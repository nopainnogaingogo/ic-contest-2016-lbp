==> flow/design.v <==
module LBP (
    input         clk,           
    input         reset,         
    input      [7:0] gray_data,  
    output reg [5:0] gray_addr,  
    output reg       gray_req,   
    output reg [5:0] lbp_addr,   
    output reg       lbp_write,  
    output reg [7:0] lbp_data,    
    output reg       finish      
);
reg [1:0] current_state, next_state;
parameter READ   = 2'd0; 
parameter CAL    = 2'd1; 
parameter WRITE  = 2'd2; 
parameter DONE   = 2'd3; 
integer i;
reg [3:0]cnt;  
always @(posedge clk or posedge reset) begin
    if (reset)
        current_state <= READ;
    else
        current_state <= next_state;
end
always @(*) begin
    case (current_state)
        READ  : next_state = (cnt == 9) ? CAL : READ;
        CAL   : next_state = WRITE;
        WRITE : next_state = (y == 6 && x == 6) ? DONE : READ;
        DONE  : next_state = DONE;
        default: next_state = READ;
    endcase
end
reg[5:0] data[3:0];
reg[2:0] x;  
reg[2:0] y;  
wire [5:0] center_addr;
assign center_addr = {y, x};
always @(posedge clk or posedge reset) begin
    if(reset) begin
        x <= 3'd1;  y <= 3'd1; 
    end else if (current_state == WRITE) begin
        if (x == 6) begin
            if (y == 6) begin    
                x <= x;
                y <= y;              
            end else begin
                x <= 3'd1;
                y <= y + 3'd1;
            end
        end else begin
            x <= x + 3'd1;
        end
    end
end
reg [2:0] target_x, target_y;
always @(*) begin
    case(cnt)
        4'd0: begin target_x = x-1; target_y = y-1; end  
        4'd1: begin target_x = x;   target_y = y-1; end  
        4'd2: begin target_x = x+1; target_y = y-1; end  
        4'd3: begin target_x = x-1; target_y = y;   end  
        4'd4: begin target_x = x;   target_y = y;   end  
        4'd5: begin target_x = x+1; target_y = y;   end  
        4'd6: begin target_x = x-1; target_y = y+1; end  
        4'd7: begin target_x = x;   target_y = y+1; end  
        4'd8: begin target_x = x+1; target_y = y+1; end  
        default: begin target_x=x; target_y=y; end
    endcase
end
always @(posedge clk or posedge reset) begin
    if(reset)begin
        gray_addr <= 1'b0;
    end else if (current_state == READ)begin
        gray_addr <=  {target_y, target_x};
    end 
end
always @(posedge clk or posedge reset) begin
    if(reset)begin
        cnt <= 1'b0;
    end else if (cnt < 9)begin
        cnt <= cnt + 1;
    end else begin
        cnt <= 0;
    end
end
always @(posedge clk or posedge reset) begin
    if(reset)begin
        gray_req <= 1'b0;
    end else if (current_state == READ)begin
        gray_req <= 1'b1;
    end else begin
        gray_req <= 0;
    end
end
always @(posedge clk or posedge reset) begin
    if(reset)begin
        for(i=0;i<8;i=i+1)begin
            data[i] <= 6'b0;
        end
    end else if (current_state == READ)begin
        data[cnt] <= gray_data;
    end 
end
wire bits[3:0];
assign center_pixel = data[4];  
assign bits[0] = (data[0] >= center_pixel);  
assign bits[1] = (data[1] >= center_pixel);  
assign bits[2] = (data[2] >= center_pixel);  
assign bits[3] = (data[3] >= center_pixel);  
assign bits[4] = (data[5] >= center_pixel);  
assign bits[5] = (data[6] >= center_pixel);  
assign bits[6] = (data[7] >= center_pixel);  
assign bits[7] = (data[8] >= center_pixel);  
always @(posedge clk or posedge reset) begin
    if(reset) begin
        lbp_data <= 8'd0; 
    end else if (current_state == CAL) begin
        lbp_data <= {bits[7],bits[6],bits[5],bits[4],bits[3],bits[2],bits[1],bits[0]};
    end 
end
always @(posedge clk or posedge reset) begin
    if(reset)begin
        lbp_write <= 1'b0; 
    end else if (current_state == WRITE)begin
        lbp_write <= 1'b1;
    end 
end
always @(posedge clk or posedge reset) begin
    if(reset)begin
        lbp_addr <= 1'b0; 
    end else if (current_state == WRITE)begin
        lbp_addr <= center_addr;
    end 
end
always @(posedge clk or posedge reset) begin
    if(reset)begin
        finish <= 1'b0; 
    end else if (current_state == DONE)begin
        finish <= 1'b1;
    end 
end
endmodule
# From RTL to reports: LBP
# What the tools print for LBP, step after step.
# Lines are those of the file above, counted from 1.
# Operators: Yosys type, input widths -> output width; for muxes data width and select width s.
# Cell names lack the library's common part.
setup:
  design: "LBP"
  clock: "clk"
  lib: "sky130hd"
  pvt_corner: "tt_025C_1v80"

# After elaboration
# Source: Yosys, flattened and elaborated. Widths are those after wreduce. Registers that Yosys merges into a memory's read port (data or address) are not register bits. Print and check cells do not count.
bits:
  register_bits: 27
  inputBits: 10
  out_inout_bits: 23
  elab_cells: 50
op_classes:
  addsub: 7
  n_cmp: 1
  equal: 14
  mux: 9
  n_logic: 1
  n_reduce_logical: 9
op_table:
  columns: ["cell", "count"]
  rows:
  - ["$add 3x1->3 const B", 4]
  - ["$reduce_or 3->1", 4]
  - ["$eq 4x3->1 const B", 3]
  - ["$pmux 3 s2", 2]
  - ["$eq 4x2->1 const B", 2]
  - ["$eq 4x4->1 const B", 2]
  - ["$pmux 2 s4", 1]
  - ["$sub 3x1->3 const B", 2]
  - ["$eq 3x3->1 const B", 2]
  - ["$mux 3", 2]
  - ["$eq 2x2->1 const B", 2]
  - ["$add 4x1->4 const B", 1]
  - ["$eq 4x1->1 const B", 1]
  - ["$lt 4x4->1 const B", 1]
  - ["$logic_not 4->1", 1]
  - ["$mux 4", 1]
  - ["$reduce_and 3->1", 1]
  - ["$eq 2x1->1 const B", 1]
  - ["$ne 2x2->1 const B", 1]
  - ["$logic_not 2->1", 1]
  - ["$reduce_and 2->1", 1]
  - ["$mux 2", 1]
  - ["$mux 1", 2]
  - ["$logic_and 1x1->1", 1]
  - ["$not 1->1", 1]

# Depth
# Longest topological path by Yosys (ltp), each cell counted once; first at word level (registers and memories cut), then after technology mapping (sequential cells cut; the memories' decode and read muxes count).
logic_depth:
  word_depth: 4
  ABC_AREA: 0
  depth_mapped: 6
  mapped_depth_nobuf: 6

# Netlist
# Source: synth_stat.txt of the flow (Yosys; design flattened, memories mapped). It holds for the ABC_AREA given above (unset counts as 0); a run with the other value may have another netlist.
# Totals and module areas in this step are rounded.
mapped:
  mapped_cells: 142
  synth_area_mm2: 0.001526
  seqArea_mm2: 0.0007294
  ff_cells: 29
  n_buf: 11
types:
  columns: ["cell_type", "count", "area_total_um2"]
  rows:
  - ["dfrtp_1", 26, 650.624]
  - ["ha_1", 11, 137.632]
  - ["dfstp_2", 3, 78.826]
  - ["mux2_2", 7, 78.826]
  - ["buf_4", 8, 60.058]
  - ["inv_1", 12, 45.043]
  - ["nand2_1", 10, 37.536]
  - ["mux2i_1", 3, 30.029]
  - ["nor2_1", 7, 26.275]
  - ["nand2b_1", 4, 25.024]
  - ["o21ai_0", 5, 25.024]
  - ["a31oi_1", 3, 18.768]
  - ["and3_1", 3, 18.768]
  - ["a22o_1", 2, 17.517]
  - ["xnor2_1", 2, 17.517]
  - ["o311ai_2", 1, 16.266]
  - ["a21oi_1", 3, 15.014]
  - ["nand3_1", 3, 15.014]
# Not listed: further types 22, cells in them 29.

# Worst setup path after synthesis
# Path of least setup slack by OpenSTA after synthesis, without wires, with an ideal clock, recovery checks aside; 20% of the period is set as input and as output delay. Where synthesis merged equal registers, the netlist keeps one of their names.
synth_timing:
  path_type: "reg2reg"
  startpoint: "register cnt[0]"
  endpoint: "register gray_addr[5]"
  clock_period_ps: 1900
  setup_ps: 126
  launch_ps: 0
  arrival_time_ps: 1560
  t_required_ps: 1774
  path_slack_ps: 214
  path_delay_ps: 1686
  driving_pins: 7
  n_path_buf: 0
  synth_period_reached_ps: 1686
# "path_delay_ps" is the arrival time less input delay plus setup time.
# "driving_pins": output pins that drive a net of the path, with the launching flip-flop's if there is one; two outputs of one cell count as two.
# "synth_period_reached_ps" is the clock period less the worst setup slack; recovery checks do not enter. This is arithmetic on one report: input and output delays are still those of the set period (20% each).
# Between the ends stands the longest chain of elaborated cells between them, by number of cells; it is not shown to be the way that was timed. Of several equally long chains one is given.
# A line is the first line of the expression or statement that the cell stems from. Yosys adds cells for indexed reads and writes and turns some case tables into memories.
# At most two assigning lines are given for a register; there are more.
synth_between:
  cell_sequence: "dfrtp_1 inv_1 ha_1 nor3_1 nor3_1 a221oi_1 a221o_1"
  elab_chain_cells: 3
  cone_cells: 9
  cone_lines: 1
  classes_between: "eq/ne (5); mux (1); reduce/logical (3)"
synth_lines:
  columns: ["item", "line_no", "source"]
  rows:
  - ["from (decl)", 18, "reg [3:0]cnt;"]
  - ["from (assign)", 80, "cnt <= 1'b0;"]
  - ["from (assign)", 82, "cnt <= cnt + 1;"]
  - ["$eq 4x4->1", 58, "case(cnt)"]
  - ["$reduce_or 3->1", null, null]
  - ["$pmux 3 s2", 58, null]
  - ["to (assign)", 73, "gray_addr <= 1'b0;"]
  - ["to (assign)", 75, null]
  - ["to (decl)", 5, "output reg [5:0] gray_addr,"]

# Path in the finished layout
# From the final timing report of run 1: the path of least setup slack in the routed layout; clock arrival at registers is part of the times.
# The path's times are printed in steps of 10 ps; the period is the one set.
layout_timing:
  path_type: "reg2reg"
  startpoint: "register cnt[1]"
  endpoint: "register gray_addr[2]"
  clock_period_ps: 1380
  setup_ps: 80
  launch_ps: 280
  arrival_time_ps: 1830
  t_required_ps: 1580
  path_slack_ps: -260
  driving_pins: 9
  n_path_buf: 3
# Between the ends stands the longest chain of elaborated cells between them, by number of cells; it is not shown to be the way that was timed. Of several equally long chains one is given.
# At most two assigning lines are given for a register; there are more.
layout_between:
  cell_sequence: "dfrtp_1 inv_2 ha_4 buf_6 o311ai_4 buf_6 buf_6 nand3_2 a31oi_1"
  elab_chain_cells: 3
  cone_cells: 9
  cone_lines: 1
  classes_between: "eq/ne (5); mux (1); reduce/logical (3)"
layout_lines:
  columns: ["item", "line_no", "source"]
  rows:
  - ["from (decl)", 18, "reg [3:0]cnt;"]
  - ["from (assign)", 80, "cnt <= 1'b0;"]
  - ["from (assign)", 82, "cnt <= cnt + 1;"]
  - ["$eq 4x4->1", 58, "case(cnt)"]
  - ["$reduce_or 3->1", null, null]
  - ["$pmux 3 s2", 58, null]
  - ["to (assign)", 73, "gray_addr <= 1'b0;"]
  - ["to (assign)", 75, null]
  - ["to (decl)", 5, "output reg [5:0] gray_addr,"]

# Flow measurements of LBP on sky130hd: 2 stored runs with different settings, listed in no order. Input and output delays are each 20% of the period that was set; the output load is 0.01 pF.
# By "period_less_ws_ps" is meant the clock period of the run minus its worst setup slack. This is arithmetic on one report: input and output delays are still those of the set period (20% each).
# "worstPathTime_ps" means the part of the period allowed to the worst setup path (the constraints hold back 20% at inputs and 20% at outputs) less its slack; where the path has registers, the arrival times of their clocks count too.
# "totalPower_w": no workload was simulated; the value follows from the tool's default switching activity.
# "worstPathTime_ps" is given in steps of 10 ps.
# The results are shown rounded.
runs:
  - name: "run 1"
    settings:
      period_ns: 1.38
      CORE_UTILIZATION: 22
      SETUP_SLACK_MARGIN: 0.11
      PLACE_DENSITY_LB_ADDON: 0.24
      TNS_END_PERCENT: 100
      ABC_AREA: 0
      CAP_MARGIN: 20
      CORE_MARGIN: 2
      SLEW_MARGIN: 20
    results:
      period_less_ws_ps: 1636
      post_synth_area_mm2: 0.001526
      layout_stdcell_area_mm2: 0.002437
      layout_utilization_pct: 36.1
      die_area_mm2: 0.00762
      total_negative_slack_ps: -1335
      worstPathTime_ps: 1640
      worstPathKind: "reg2reg"
      fin_ws_ps: -256
      totalPower_w: 0.001587
  - name: "run 2"
    settings:
      period_ns: 2.42
      CAP_MARGIN: 20
      CORE_MARGIN: 2
      CORE_UTILIZATION: 40
      SLEW_MARGIN: 20
    results:
      post_synth_area_mm2: 0.001526
      die_area_mm2: 0.004326
      totalPower_w: 0.000881
      layout_utilization_pct: 48.7
      fin_ws_ps: 435
      layout_stdcell_area_mm2: 0.001782
      total_negative_slack_ps: 0
      worstPathTime_ps: 1990
      worstPathKind: "reg2reg"
      period_less_ws_ps: 1985
